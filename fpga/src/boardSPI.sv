==> flow/design.v <==
module boardSPI(
	input  logic sck, 
    output logic sdo,
    input  logic done,
    input  logic [63:0] boardState);
    logic        sdodelayed, wasdone;
    logic [63:0] boardStatecaptured;
    always_ff @(posedge sck)
        if (!wasdone) boardStatecaptured = boardState;
        else          {boardStatecaptured} = {boardStatecaptured[62:0], 1'b1};         
    always_ff @(negedge sck) begin
        wasdone = done;
        sdodelayed = boardStatecaptured[62];
    end
    assign sdo = (done & !wasdone) ? boardState[63] : sdodelayed;
endmodule
# --- Tool chain data of boardSPI ---
# The steps from the RTL of boardSPI to its reports follow in flow order.
# Line numbers count from 1 in the design file above.
# Library cell names are shortened.
inputs:
  top: "boardSPI"
  clock_port: "sck"
  lib: "sky130hd"
  corner: "tt_025C_1v80"

# --- Elaborated design ---
# Source: Yosys, flattened and elaborated, memories not mapped. Widths are those after wreduce. Registers that Yosys merges into a memory's read port (data or address) are not register bits. Print and check cells do not count. Equal cells are merged and count once.
bits:
  register_bits: 65
  latchBits: 0
  mem_bits_rw: 0
  mem_bits_ro: 0
  clocked_rd_ports_x_width: 0
  n_memories: 0
  input_bits: 66
  wordCells: 8
classes:
  add_sub_neg: 0
  multipliers: 0
  div: 0
  compare: 0
  equal: 0
  shifts: 0
  mux: 2
  n_logic: 1
  reduce_logical: 1
op_table:
  columns: ["op", "count"]
  rows:
  - ["63-bit two-way mux", 1]
  - ["1-bit AND", 1]
  - ["1-bit zero test", 1]
  - ["1-bit two-way mux", 1]

# --- Logic depth ---
# Depth = most cells in a row (Yosys ltp): at word level without a register or memory, in the mapped netlist without a sequential cell, where the memories' decode and read muxes count.
logic_depth:
  word_depth: 3
  abc_area: 1
  depth_mapped: 5
  ltp_nobuf: 4

# --- Mapped cells and area ---
# Yosys stat after the flow's synthesis: flattened, memories mapped to cells. It holds for the ABC_AREA given above (unset counts as 0); a run with the other value may have another netlist.
synth_totals:
  cell_count: 271
  synth_area_mm2: 0.0021458
  sequential_area_mm2: 0.0013012
  ff_cells: 65
  n_buf: 13
by_type:
  columns: ["cell_type", "count", "area_total_um2"]
  rows:
  - ["dfxtp_1", 65, 1.3E+03]
  - ["nand2_1", 189, 709.43]
  - ["buf_6", 7, 78.826]
  - ["buf_2", 5, 25.024]
  - ["inv_6", 1, 8.758]
  - ["buf_4", 1, 7.507]
  - ["or2_2", 1, 6.256]
  - ["nand3_1", 1, 5.005]
  - ["inv_1", 1, 3.754]

Appendix: measured runs

Module boardSPI, platform sky130hd: 2 stored runs of the flow (Yosys, OpenROAD) with differing settings, in no particular order. Input and output delays are each 20% of the period that was set; the output load is 0.01 pF.
"design_power_w" rests on the timing tool's default activity at the inputs, not on a simulated workload.

--- flow run 1 ---
==> flow/run.sh <==
#!/bin/bash
# the make line also repeats the synthesis and layout settings of config.mk as NAME=value (left out here)
make -C /OpenROAD-flow-scripts/flow DESIGN_CONFIG=/design/flow/config.mk WORK_HOME=/design/flow/orfs CLKGATE_MAP_FILE= finish
==> flow/config.mk <==
export PLATFORM = sky130hd
export DESIGN_NAME = boardSPI
export DESIGN_NICKNAME = boardSPI
export VERILOG_FILES = /design/flow/design.v
export SDC_FILE = /design/flow/constraint.sdc
export NUM_CORES = 4
export LEC_CHECK = 0
export ABC_AREA = 1
export CAP_MARGIN = 40
export CELL_PAD_IN_SITES_GLOBAL_PLACEMENT = 3
export CORE_MARGIN = 2
export CORE_UTILIZATION = 18
export CTS_CLUSTER_DIAMETER = 330
export GPL_ROUTABILITY_DRIVEN = 0
export GPL_TIMING_DRIVEN = 1
export MIN_ROUTING_LAYER = met1
export SETUP_SLACK_MARGIN = 0.87
export SLEW_MARGIN = 20
==> flow/constraint.sdc <==
create_clock -name core_clock -period 5.78 [get_ports {sck}]
set_input_delay 1.1560 -clock core_clock [delete_from_list [all_inputs] [get_ports {sck}]]
set_output_delay 1.1560 -clock core_clock [all_outputs]
set_load 0.01 [all_outputs]

==> results, as YAML <==
results:
  die_mm2: 0.0128108
  tns_ps: 0
  final_cell_area_mm2: 0.0031743
  synthArea_mm2: 0.0021458
  ws_setup_ps: 689
  fin_hold_ws_ps: 419
  fin_util_frac: 0.276
  design_power_w: 0.001079

--- flow run 2 ---
==> flow/run.sh <==
#!/bin/bash
# the make line also repeats the synthesis and layout settings of config.mk as NAME=value (left out here)
make -C /OpenROAD-flow-scripts/flow DESIGN_CONFIG=/design/flow/config.mk WORK_HOME=/design/flow/orfs CLKGATE_MAP_FILE= finish
==> flow/config.mk <==
export PLATFORM = sky130hd
export DESIGN_NAME = boardSPI
export DESIGN_NICKNAME = boardSPI
export VERILOG_FILES = /design/flow/design.v
export SDC_FILE = /design/flow/constraint.sdc
export NUM_CORES = 4
export LEC_CHECK = 0
export CAP_MARGIN = 20
export CORE_MARGIN = 2
export CORE_UTILIZATION = 52
export SLEW_MARGIN = 20
==> flow/constraint.sdc <==
create_clock -name core_clock -period 3.65 [get_ports {sck}]
set_input_delay 0.7300 -clock core_clock [delete_from_list [all_inputs] [get_ports {sck}]]
set_output_delay 0.7300 -clock core_clock [all_outputs]
set_load 0.01 [all_outputs]

==> results, as YAML <==
results:
  die_mm2: 0.0051567
  tns_ps: -161
  final_cell_area_mm2: 0.0031956
  synthArea_mm2: 0.002391
  ws_setup_ps: -161
  fin_hold_ws_ps: 446
  fin_util_frac: 0.729
  design_power_w: 0.001599
